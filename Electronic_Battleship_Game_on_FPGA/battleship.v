==> flow/design.v <==
module battleship (
  input            clk  ,
  input            rst  ,
  input            start,
  input      [1:0] X    ,
  input      [1:0] Y    ,
  input            pAb  ,
  input            pBb  ,
  output reg [7:0] disp0,
  output reg [7:0] disp1,
  output reg [7:0] disp2,
  output reg [7:0] disp3,
  output reg [7:0] led
);
reg [15:0] mapA;
reg [15:0] mapB;
reg [2:0] Score_A, Score_B;
reg [2:0] input_count;
reg Z;
reg start_timer;
reg timer;  
reg [7:0] timer_count;
reg [3:0] curr_state;
parameter [3:0] IDLE = 4'b0000;
parameter [3:0] SHOW_A = 4'b0001;
parameter [3:0] A_IN = 4'b0010;
parameter [3:0] ERROR_A = 4'b0011;
parameter [3:0] SHOW_B = 4'b0100;
parameter [3:0] B_IN = 4'b0101;
parameter [3:0] ERROR_B = 4'b0110;
parameter [3:0] SHOW_SCORE = 4'b0111;
parameter [3:0] A_SHOOT = 4'b1000;
parameter [3:0] A_SINK = 4'b1001;
parameter [3:0] A_WIN = 4'b1010;
parameter [3:0] B_SHOOT = 4'b1011;
parameter [3:0] B_SINK = 4'b1100;
parameter [3:0] B_WIN = 4'b1101;
always @(posedge clk or posedge rst) begin
  if (rst) begin
    timer <= 0;
    timer_count <= 0;
  end else if (start_timer) begin
    if (timer_count == 50) begin
      timer <= 1;
      timer_count <= 0;
    end else begin
      timer_count <= timer_count + 1;
      timer <= 0;
    end
  end else begin
    timer <= 0;
  end
end
always @ (posedge clk or posedge rst) begin
  if(rst)begin
    curr_state <= IDLE;
    mapA <= 16'b0;
    mapB <= 16'b0;
    input_count <= 3'b0;
    Score_A <= 3'b000;
    Score_B <= 3'b000;
    Z <= 0;
    start_timer <= 0;
    shoot_flag <= 0;
  end
  else begin
    case (curr_state) 
      IDLE: begin
        if (start) begin
          curr_state <= SHOW_A;
        end
        else begin
          curr_state <= IDLE;
        end
      end
      SHOW_A: begin
        start_timer <= 1;
          if(timer) begin
            start_timer <= 0;
            curr_state <= A_IN;
          end
          else begin
            curr_state <= SHOW_A;
          end
        end
      A_IN: begin
        start_timer <= 0;
        if (pAb) begin
          if (mapA[4*Y+X]) begin
            curr_state <= ERROR_A;
          end
          else begin
            if (input_count > 2) begin
              mapA[4*Y+X] <= 1;
              input_count <= 0;
              curr_state <= SHOW_B;
            end
            else begin
              mapA[4*Y+X] <= 1;
              input_count <= input_count + 1;
              curr_state <= A_IN;
            end
          end
        end
        else begin
          curr_state <= A_IN;
        end
      end
      ERROR_A: begin
        start_timer <= 1;
        if (timer) begin
          start_timer <= 0;
          curr_state <= A_IN;
        end
        else begin
          curr_state <= ERROR_A;
        end
      end
      SHOW_B: begin
        start_timer <= 1;
        if(timer) begin
          start_timer <= 0;
          curr_state <= B_IN;
        end
        else begin
          curr_state <= SHOW_B;
        end
      end
      B_IN: begin
        start_timer <= 0;
        if (pBb) begin
          if (mapB[4*Y+X]) begin
            curr_state <= ERROR_B;
          end
          else begin
            if (input_count > 2) begin
              mapB[4*Y+X] <= 1;
              curr_state <= SHOW_SCORE;
            end
            else begin
              mapB[4*Y+X] <= 1;
              input_count <= input_count + 1;
              curr_state <= B_IN;
            end
          end
        end
        else begin
          curr_state <= B_IN;
        end
      end
      ERROR_B: begin
        start_timer <= 1;
        if (timer) begin
          start_timer <= 0;
          curr_state <= B_IN;
        end
        else begin
          curr_state <= ERROR_B;
        end
      end
      SHOW_SCORE: begin
        start_timer <= 1;
        if (timer) begin
          start_timer <= 0;
          curr_state <= A_SHOOT;
        end
        else begin
          curr_state <= SHOW_SCORE;
        end
      end
      A_SHOOT: begin
          if(pAb) begin
            if(mapB[4*Y+X]) begin
              Score_A <= Score_A + 1;
              Z <= 1;
              mapB[4*Y+X] <= 0;
              curr_state <= A_SINK;
            end
            else begin
              Score_A <= Score_A;
              Z <= 0;
              curr_state <= A_SINK;
            end
          end
          else begin
              curr_state <= A_SHOOT;
          end
      end
      A_SINK: begin
        start_timer <= 1;
        if (!timer) begin
          if(Z) begin
            curr_state <= A_SINK;
          end
          else begin
            curr_state <= A_SINK;
          end
        end
        else begin
          start_timer <= 0;
          if (Score_A > 3) begin
            curr_state <= A_WIN;
          end
          else begin
            curr_state <= B_SHOOT;
          end
        end
      end
      A_WIN: begin
        start_timer <= 1;
        if (timer) begin
          start_timer <= 0;
        end else begin
          curr_state <= A_WIN;
        end
      end
      B_SHOOT: begin
          if(pBb) begin
            if(mapA[4*Y+X]) begin
              Score_B <= Score_B + 1;
              Z <= 1;
              mapA[4*Y+X] <= 0;
              curr_state <= B_SINK;
            end
            else begin
              Score_B <= Score_B;
              Z <= 0;
              curr_state <= B_SINK;
            end
          end
          else begin
              curr_state <= B_SHOOT;
          end
        end
      B_SINK: begin
        start_timer <= 1;
        if (!timer) begin
          if(Z) begin
              curr_state <= B_SINK;
          end
          else begin
              curr_state <= B_SINK;
          end
        end
        else begin
          start_timer <= 0;
          if (Score_B > 3) begin
            curr_state <= B_WIN;
          end
          else begin
            curr_state <= A_SHOOT;
          end
        end
      end
      B_WIN: begin
        start_timer <= 1;
        if (timer) begin
          start_timer <= 0;
        end else begin
          curr_state <= B_WIN;
        end
      end
      default: curr_state <= IDLE;
    endcase
  end
end
always @* begin
  disp3 = 8'b00000000;
  disp2 = 8'b00000000;
  disp1 = 8'b00000000;
  disp0 = 8'b00000000;
  led = 8'b00000000;
  case (curr_state)
    IDLE: begin
      disp3 = 8'b00000110;
      disp2 = 8'b01011110;
      disp1 = 8'b00111000;
      disp0 = 8'b01111001;
      led[7] = 1;
      led[4] = 1;
      led[3] = 1;
      led[0] = 1;
      led[6] = 0;
      led[5] = 0;
      led[2] = 0;
      led[1] = 0;
      if(timer) begin
        led[7] = 0;
        led[4] = 0;
        led[3] = 0;
        led[0] = 0;
      end
      else begin
        led[7] = 1;
        led[4] = 1;
        led[3] = 1;
        led[0] = 1;
        led[6] = 0;
        led[5] = 0;
        led[2] = 0;
        led[1] = 0;
      end
    end
    SHOW_A: begin
      disp3 = 8'b01110111;
      disp2 = 8'b00000000;
      disp1 = 8'b00000000;
      disp0 = 8'b00000000;
      led[7] = 1;
      led[4] = 1;
      led[3] = 1;
      led[0] = 1;
      led[6] = 0;
      led[5] = 0;
      led[2] = 0;
      led[1] = 0;
      if(timer) begin
        led[7] = 0;
        led[4] = 0;
        led[3] = 0;
        led[0] = 0;
      end
      else begin
        led[7] = 1;
        led[4] = 1;
        led[3] = 1;
        led[0] = 1;
        led[6] = 0;
        led[5] = 0;
        led[2] = 0;
        led[1] = 0;
      end
    end
    A_IN: begin
      disp3 = 8'b00000000;
      disp2 = 8'b00000000;
      if (X == 0)begin
        disp1 = 8'b00111111;
      end else if(X == 1) begin
        disp1 = 8'b00000110;
      end else if(X == 2) begin
        disp1 = 8'b01011011;
      end else begin
        disp1 = 8'b01001111;
      end
      if (Y == 0)begin
        disp0 = 8'b00111111;
      end else if(Y == 1) begin
        disp0 = 8'b00000110;
      end else if(Y == 2) begin
        disp0 = 8'b01011011;
      end else begin
        disp0 = 8'b01001111;
      end
      led[7] = 1;
      led[6:4] = input_count;
      led[3:0] = 4'b0000;
    end
    ERROR_A: begin
      disp3 = 8'b01111001;
      disp2 = 8'b01010000;
      disp1 = 8'b01010000;
      disp0 = 8'b01011100;
      led[7] = 1;
      led[4] = 1;
      led[3] = 1;
      led[0] = 1;
      led[6] = 0;
      led[5] = 0;
      led[2] = 0;
      led[1] = 0;
      if (timer) begin
        led[7] = 0;
        led[4] = 0;
        led[3] = 0;
        led[0] = 0;
      end
      else begin
        led[7] = 1;
        led[4] = 1;
        led[3] = 1;
        led[0] = 1;
        led[6] = 0;
        led[5] = 0;
        led[2] = 0;
        led[1] = 0;
      end
    end
    SHOW_B: begin
      disp3 = 8'b01111100;
      disp2 = 8'b00000000;
      disp1 = 8'b00000000;
      disp0 = 8'b00000000;
      led[7] = 1;
      led[4] = 1;
      led[3] = 1;
      led[0] = 1;
      led[6] = 0;
      led[5] = 0;
      led[2] = 0;
      led[1] = 0;
      if(timer) begin
        led[7] = 0;
        led[4] = 0;
        led[3] = 0;
        led[0] = 0;
      end
      else begin
        led[7] = 1;
        led[4] = 1;
        led[3] = 1;
        led[0] = 1;
        led[6] = 0;
        led[5] = 0;
        led[2] = 0;
        led[1] = 0;
      end
    end
    B_IN: begin
      disp3 = 8'b00000000;
      disp2 = 8'b00000000;
      if (X == 0)begin
        disp1 = 8'b00111111;
      end else if(X == 1) begin
        disp1 = 8'b00000110;
      end else if(X == 2) begin
        disp1 = 8'b01011011;
      end else begin
        disp1 = 8'b01001111;
      end
      if (Y == 0)begin
        disp0 = 8'b00111111;
      end else if(Y == 1) begin
        disp0 = 8'b00000110;
      end else if(Y == 2) begin
        disp0 = 8'b01011011;
      end else begin
        disp0 = 8'b01001111;
      end
      led[0] = 1;
      led[3:1] = input_count;
      led[7:4] = 4'b0000;
    end
    ERROR_B: begin
      disp3 = 8'b01111001;
      disp2 = 8'b01010000;
      disp1 = 8'b01010000;
      disp0 = 8'b01011100;
      led[7] = 1;
      led[4] = 1;
      led[3] = 1;
      led[0] = 1;
      led[6] = 0;
      led[5] = 0;
      led[2] = 0;
      led[1] = 0;
      if (timer) begin
        led[7] = 0;
        led[4] = 0;
        led[3] = 0;
        led[0] = 0;
      end
      else begin
        led[7] = 1;
        led[4] = 1;
        led[3] = 1;
        led[0] = 1;
        led[6] = 0;
        led[5] = 0;
        led[2] = 0;
        led[1] = 0;
      end
    end
    SHOW_SCORE: begin
      if (timer) begin
        led[7] = 0;
        led[4] = 0;
        led[3] = 0;
        led[0] = 0;
        disp3 = 8'b00000000;
        disp2 = 8'b00000000;
        disp1 = 8'b00000000;
        disp0 = 8'b00000000;
      end
      else begin
        led[7] = 1;
        led[4] = 1;
        led[3] = 1;
        led[0] = 1;
        led[6] = 0;
        led[5] = 0;
        led[2] = 0;
        led[1] = 0;
        disp3 = 8'b00000000;
        disp2 = 8'b00111111;
        disp1 = 8'b01000000;
        disp0 = 8'b00111111;
      end
    end
    A_SHOOT: begin
      if(pAb) begin
        disp3 = 8'b00000000;
        disp2 = 8'b00000000;
        if (X == 0)begin
          disp1 = 8'b00111111;
        end else if(X == 1) begin
          disp1 = 8'b00000110;
        end else if(X == 2) begin
          disp1 = 8'b01011011;
        end else begin
          disp1 = 8'b01001111;
        end
        if (Y == 0)begin
          disp0 = 8'b00111111;
        end else if(Y == 1) begin
          disp0 = 8'b00000110;
        end else if(Y == 2) begin
          disp0 = 8'b01011011;
        end else begin
          disp0 = 8'b01001111;
        end
        led[7] = 1;
        led[6:4] = Score_A;
        led[3:1] = Score_B;
        led[0] = 0;
      end
      else begin
        disp3 = 8'b00000000;
        disp2 = 8'b00000000;
        if (X == 0)begin
          disp1 = 8'b00111111;
        end else if(X == 1) begin
          disp1 = 8'b00000110;
        end else if(X == 2) begin
          disp1 = 8'b01011011;
        end else begin
          disp1 = 8'b01001111;
        end
        if (Y == 0)begin
          disp0 = 8'b00111111;
        end else if(Y == 1) begin
          disp0 = 8'b00000110;
        end else if(Y == 2) begin
          disp0 = 8'b01011011;
        end else begin
          disp0 = 8'b01001111;
        end
        led[7] = 1;
        led[6:4] = Score_A;
        led[3:1] = Score_B;
        led[0] = 0;
       end
    end
    A_SINK: begin
      if (!timer) begin
        if(Z) begin
          disp3 = 8'b00000000;
          if (Score_A == 1)begin
            disp2 = 8'b00000110;
          end else if(Score_A == 2) begin
            disp2 = 8'b01011011;
          end else if(Score_A == 3) begin
            disp2 = 8'b01001111;
          end else if(Score_A == 4) begin
            disp2 = 8'b01100110;
          end else begin
            disp2 = 8'b00111111;
          end
          disp1 = 8'b01000000;
          if (Score_B == 1)begin
            disp0 = 8'b00000110;
          end else if(Score_B == 2) begin
            disp0 = 8'b01011011;
          end else if(Score_B == 3) begin
            disp0 = 8'b01001111;
          end else if(Score_B == 4) begin
            disp0 = 8'b01100110;
          end
          else begin
            disp0 = 8'b00111111;
          end
          led = 8'b11111111;
        end
        else begin
          disp3 = 8'b00000000;
          if (Score_A == 1)begin
            disp2 = 8'b00000110;
          end else if(Score_A == 2) begin
            disp2 = 8'b01011011;
          end else if(Score_A == 3) begin
            disp2 = 8'b01001111;
          end else if(Score_A == 4) begin
            disp2 = 8'b01100110;
          end else begin
            disp2 = 8'b00111111;
          end
          disp1 = 8'b01000000;
          if (Score_B == 1)begin
            disp0 = 8'b00000110;
          end else if(Score_B == 2) begin
            disp0 = 8'b01011011;
          end else if(Score_B == 3) begin
            disp0 = 8'b01001111;
          end else if(Score_B == 4) begin
            disp0 = 8'b01100110;
          end
          else begin
            disp0 = 8'b00111111;
          end
          led = 8'b00000000;
        end
      end
      else begin
        led = 8'b00000000;
      end
    end
    A_WIN: begin
      disp3 = 8'b01110111;
      if (Score_A == 1)begin
        disp2 = 8'b00000110;
      end else if(Score_A == 2) begin
        disp2 = 8'b01011011;
      end else if(Score_A == 3) begin
        disp2 = 8'b01001111;
      end else if(Score_A == 4) begin
        disp2 = 8'b01100110;
      end else begin
        disp2 = 8'b00111111;
      end
      disp1 = 8'b01000000;
      if (Score_B == 1)begin
        disp0 = 8'b00000110;
      end else if(Score_B == 2) begin
        disp0 = 8'b01011011;
      end else if(Score_B == 3) begin
        disp0 = 8'b01001111;
      end else if(Score_B == 4) begin
        disp0 = 8'b01100110;
      end
      else begin
        disp0 = 8'b00111111;
      end
      if (timer) begin
        led = 8'b00000000;
      end else begin
        led = 8'b11110000;
      end
    end
    B_SHOOT: begin
      if(pBb) begin
        disp3 = 8'b00000000;
        disp2 = 8'b00000000;
        if (Score_A == 1)begin
          disp2 = 8'b00000110;
        end else if(Score_A == 2) begin
          disp2 = 8'b01011011;
        end else if(Score_A == 3) begin
          disp2 = 8'b01001111;
        end else if(Score_A == 4) begin
          disp2 = 8'b01100110;
        end else begin
          disp2 = 8'b00111111;
        end
        disp1 = 8'b01000000;
        if (Score_B == 1)begin
          disp0 = 8'b00000110;
        end else if(Score_B == 2) begin
          disp0 = 8'b01011011;
        end else if(Score_B == 3) begin
          disp0 = 8'b01001111;
        end else if(Score_B == 4) begin
          disp0 = 8'b01100110;
        end
        else begin
          disp0 = 8'b00111111;
        end
        led[0] = 1;
        led[6:4] = Score_A;
        led[3:1] = Score_B;
        led[7] = 0;
      end
      else begin
        disp3 = 8'b00000000;
        disp2 = 8'b00000000;
        if (X == 0)begin
          disp1 = 8'b00111111;
        end else if(X == 1) begin
          disp1 = 8'b00000110;
        end else if(X == 2) begin
          disp1 = 8'b01011011;
        end else begin
          disp1 = 8'b01001111;
        end
        if (Y == 0)begin
          disp0 = 8'b00111111;
        end else if(Y == 1) begin
          disp0 = 8'b00000110;
        end else if(Y == 2) begin
          disp0 = 8'b01011011;
        end else begin
          disp0 = 8'b01001111;
        end
        led[7] = 0;
        led[6:4] = Score_A;
        led[3:1] = Score_B;
        led[0] = 1;
      end
    end
    B_SINK: begin
      if (!timer) begin
        if(Z) begin
          disp3 = 8'b00000000;
          if (Score_A == 1)begin
            disp2 = 8'b00000110;
          end else if(Score_A == 2) begin
            disp2 = 8'b01011011;
          end else if(Score_A == 3) begin
            disp2 = 8'b01001111;
          end else if(Score_A == 4) begin
            disp2 = 8'b01100110;
          end else begin
            disp2 = 8'b00111111;
          end
          disp1 = 8'b01000000;
          if (Score_B == 1)begin
            disp0 = 8'b00000110;
          end else if(Score_B == 2) begin
            disp0 = 8'b01011011;
          end else if(Score_B == 3) begin
            disp0 = 8'b01001111;
          end else if(Score_B == 4) begin
            disp0 = 8'b01100110;
          end
          else begin
            disp0 = 8'b00111111;
          end
          led = 8'b11111111;
        end
        else begin
          disp3 = 8'b00000000;
          if (Score_A == 1)begin
            disp2 = 8'b00000110;
          end else if(Score_A == 2) begin
            disp2 = 8'b01011011;
          end else if(Score_A == 3) begin
            disp2 = 8'b01001111;
          end else if(Score_A == 4) begin
            disp2 = 8'b01100110;
          end else begin
            disp2 = 8'b00111111;
          end
          disp1 = 8'b01000000;
          if (Score_B == 1)begin
            disp0 = 8'b00000110;
          end else if(Score_B == 2) begin
            disp0 = 8'b01011011;
          end else if(Score_B == 3) begin
            disp0 = 8'b01001111;
          end else if(Score_B == 4) begin
            disp0 = 8'b01100110;
          end
          else begin
            disp0 = 8'b00111111;
          end
          led = 8'b00000000;
        end
      end
      else begin
        led = 8'b00000000;
      end
    end
    B_WIN: begin
      disp3 = 8'b01111100;
      if (Score_A == 1)begin
        disp2 = 8'b00000110;
      end else if(Score_A == 2) begin
        disp2 = 8'b01011011;
      end else if(Score_A == 3) begin
        disp2 = 8'b01001111;
      end else if(Score_A == 4) begin
        disp2 = 8'b01100110;
      end else begin
        disp2 = 8'b00111111;
      end
      disp1 = 8'b01000000;
      if (Score_B == 1)begin
        disp0 = 8'b00000110;
      end else if(Score_B == 2) begin
        disp0 = 8'b01011011;
      end else if(Score_B == 3) begin
        disp0 = 8'b01001111;
      end else if(Score_B == 4) begin
        disp0 = 8'b01100110;
      end
      else begin
        disp0 = 8'b00111111;
      end
      if (timer) begin
        led = 8'b00000000;
      end else begin
        led = 8'b00001111;
      end
    end
    default: begin
  disp3 = 8'b00000000;
  disp2 = 8'b00000000;
  disp1 = 8'b00000000;
  disp0 = 8'b00000000;
  led = 8'b00000000;
end
  endcase
end
endmodule
# Tool chain data of battleship
# What the tools print for battleship, step after step.
# Lines are those of the file above, counted from 1.
# Operators: Yosys type, input widths -> output width; for muxes data width and select width s.
# Cell names lack the library's common part.
# The mark n/a stands for no value.
[inputs] top="battleship" clock_port="clk" cell_library="sky130hd" corner="tt_025C_1v80"

# After elaboration
# Counts by Yosys on the flattened word-level netlist (proc, flatten, opt, wreduce; memories kept). Register bits leave out memories and registers merged into their read ports (data or address). Print and check cells are left out.
[classes] n_addsub=6 compare=3 eq_ne=37 muxes=81 reduce_and_logical=28 shifts=4 bitwise=7
[op_table] cell="$mux 8" count=17
[op_table] cell="$mux 16" count=8
[op_table] cell="$pmux 8 s6" count=2
[op_table] cell="$shift 1x33->16 const A" count=2
[op_table] cell="$or 16x16->16" count=4
[op_table] cell="$shiftx 16x32->1" count=2
[op_table] cell="$pmux 16 s2" count=2
[op_table] cell="$pmux 4 s14" count=1
[op_table] cell="$pmux 8 s7" count=1
[op_table] cell="$mux 3" count=12
[op_table] cell="$pmux 3 s6" count=2
[op_table] cell="$mux 7" count=5
[op_table] cell="$neg 5->33" count=1
[op_table] cell="$and 16x16->16" count=2
[op_table] cell="$pmux 7 s4" count=1
[op_table] cell="$eq 4x4->1 const B" count=6
[op_table] cell="$ne 2x2->1 const B" count=11
[op_table] cell="$reduce_or 2->1" count=9
[op_table] cell="$not 16->16" count=1
[op_table] cell="$eq 4x3->1 const B" count=4
[op_table] cell="$mux 4" count=4
[op_table] cell="$eq 3x2->1 const B" count=4
[op_table] cell="$mux 1" count=12
[op_table] cell="$mux 2" count=6
[op_table] cell="$reduce_bool 10->1" count=1
[op_table] cell="$reduce_and 5->1" count=2
[op_table] cell="$pmux 1 s5" count=2
[op_table] cell="$mux 5" count=2
# Other operator kinds: 23; their cells: 40.
[bits] output_inout_bits=40 ff_bits=56

# Depth
# Yosys ltp: most cells in a row. Word level: on the elaborated netlist, between registers, memories and ports. Mapped: between sequential cells and ports; inverters and the memories' decode and read muxes count.
[logic_depth] word_depth=9 abc_area=0 depth_mapped=10

# Mapped cells and area
# Source: synth_stat.txt of the flow (Yosys; design flattened, memories mapped). It holds for the ABC_AREA given above (unset counts as 0); a run with the other value may have another netlist.
# Totals and module areas in this step are rounded.
[by_type] cell="dfrtp_1" count=65 area_total_um2=1626.56
[by_type] cell="mux2i_1" count=36 area_total_um2=360.346
[by_type] cell="ha_1" count=19 area_total_um2=237.728
[by_type] cell="o211ai_1" count=31 area_total_um2=232.723
[by_type] cell="mux2_2" count=16 area_total_um2=180.173
[by_type] cell="inv_1" count=42 area_total_um2=157.651
[by_type] cell="nor2_1" count=36 area_total_um2=135.13
[by_type] cell="o21ai_0" count=25 area_total_um2=125.12
[by_type] cell="nand2_1" count=21 area_total_um2=78.826
[by_type] cell="a21oi_1" count=15 area_total_um2=75.072
[by_type] cell="buf_4" count=9 area_total_um2=67.565
[by_type] cell="xnor2_1" count=7 area_total_um2=61.309
[by_type] cell="a221o_1" count=6 area_total_um2=60.058
[by_type] cell="clkbuf_1" count=15 area_total_um2=56.304
[by_type] cell="nor3_1" count=10 area_total_um2=50.048
[by_type] cell="buf_6" count=4 area_total_um2=45.043
[by_type] cell="nand3_1" count=9 area_total_um2=45.043
[by_type] cell="nor2b_1" count=7 area_total_um2=43.792
# Other cell types: 36; their cells: 90.
[synth_totals] n_buf=34 sequential_area_um2=1650 stdcells=463 yosys_area_um2=4340 flip_flops=66

# Timing after synthesis
# Source: OpenSTA report_checks on the synthesized netlist (no wires, ideal clock, input and output delay 20% of the period each), path of least setup slack; recovery checks are left aside. Register names are those of the netlist, which keeps one name where synthesis merged equal registers.
[synth_path] path_type="input to register" startpoint="input X[0]" endpoint="register (no name shown)" setup_time_ns=0.125 launch_ns=0.514 tclk_ns=2.57 path_slack_ns=-0.025 path_delay_ns=2.082 t_arrival_ns=2.471 input_delay_ns=0.514 required_ns=2.445 stages=9 period_less_setup_slack_ns=2.595
# "path_delay_ns" = arrival - input delay + setup time.
# "stages" counts driving pins, that of a launching flip-flop among them; a cell with two outputs on the path counts twice.
# "period_less_setup_slack_ns" is the clock period less the worst setup slack; recovery checks do not enter. This is arithmetic on one report: input and output delays are still those of the set period (20% each).
[synth_via] path_cell_list="buf_6 -> buf_4 -> inv_1 -> ha_1 -> or2_2 -> a211oi_1 -> and2_1 -> o21ai_1 -> mux2_2"
[synth_lines] element="start, declared" line_no=5 source="input      [1:0] X    ,"
# No chain of elaborated cells between the ends is given.

# Timing after layout
# From the final timing report of run 1: the path of least setup slack in the routed layout; clock arrival at registers is part of the times.
[layout_path] path_type="input to output" startpoint="input pBb" endpoint="output disp0[3]" launch_ns=0.79 out_delay_ns=0.79 required_ns=3.17 tclk_ns=3.96 input_delay_ns=0.79 t_arrival_ns=2.82 stages=6 path_slack_ns=0.35
# The rows between start and end are the longest chain of elaborated cells between them; the timing report does not say that the signal goes this way. Where chains are equally long, one stands for them.
# Each line given opens the expression or statement behind the cell; cells for indexed reads and writes are added by Yosys, which also makes memories of some case tables.
[layout_via] path_cell_list="clkdlybuf4s50_1 -> nand2b_1 -> and3_1 -> o211ai_1 -> or3_1 -> clkdlybuf4s50_1" elab_chain_len=2 cells_between=2 lines_between=2 cone_classes="mux (2)"
[layout_lines] element="start, declared" line_no=8 source="input            pBb  ,"
[layout_lines] element="$mux 8" line_no=650 source="if(pBb) begin"
[layout_lines] element="$pmux 8 s7" line_no=273 source="case (curr_state)"
[layout_lines] element="end, declared" line_no=9 source="output reg [7:0] disp0,"

# Module battleship, platform sky130hd: 2 stored runs of the flow (Yosys, OpenROAD) with differing settings, in no particular order. Input and output delays are each 20% of the period that was set; the output load is 0.01 pF.
# By "clock_period_reached_ns" is meant the clock period of the run minus its worst setup slack. This is arithmetic on one report: input and output delays are still those of the set period (20% each).
# By "timing.worst_path_ns" is meant the share of the clock period that the worst setup path is allowed (20% is reserved at inputs, 20% at outputs), minus its slack. Clock arrival times at its registers enter into it.
# By "design_power_mw" is meant OpenSTA's value without simulated activity: inputs other than the clock are taken to toggle once in ten clock periods, and the tool carries that through the logic.
# Results are given in rounded form.
run="run 1" settings period_ns=3.96 CORE_UTILIZATION=23 PLACE_DENSITY_LB_ADDON=0.15 CELL_PAD_IN_SITES_GLOBAL_PLACEMENT=3 GPL_TIMING_DRIVEN=1 CTS_CLUSTER_SIZE=74 CAP_MARGIN=35 SLEW_MARGIN=0 MIN_ROUTING_LAYER="met1" CORE_MARGIN=2
run="run 1" results finalUtil_pct=29.0 timing.worst_path_ns=2.02 critical_path_type="input to output" clock_period_reached_ns=3.608 die_area_um2=20000 stdcell_area_um2=5390 design_power_mw=1.95 final_hold_ws_ns=0.460 tns_ns=0.000 ws_setup_ns=0.352 yosys_chip_area_um2=4340
run="run 2" settings period_ns=2.39 CORE_UTILIZATION=36 SETUP_SLACK_MARGIN=0.19 PLACE_DENSITY_LB_ADDON=0.08 CELL_PAD_IN_SITES_GLOBAL_PLACEMENT=0 ABC_AREA=1 CTS_CLUSTER_SIZE=74 CTS_CLUSTER_DIAMETER=208 CAP_MARGIN=5 SLEW_MARGIN=10 CORE_MARGIN=2
run="run 2" results clock_period_reached_ns=2.263 tns_ns=0.000 finalUtil_pct=50.2 design_power_mw=3.57 die_area_um2=13700 final_hold_ws_ns=0.469 ws_setup_ns=0.127 yosys_chip_area_um2=4600 stdcell_area_um2=6310 timing.worst_path_ns=1.79 critical_path_type="register to output"
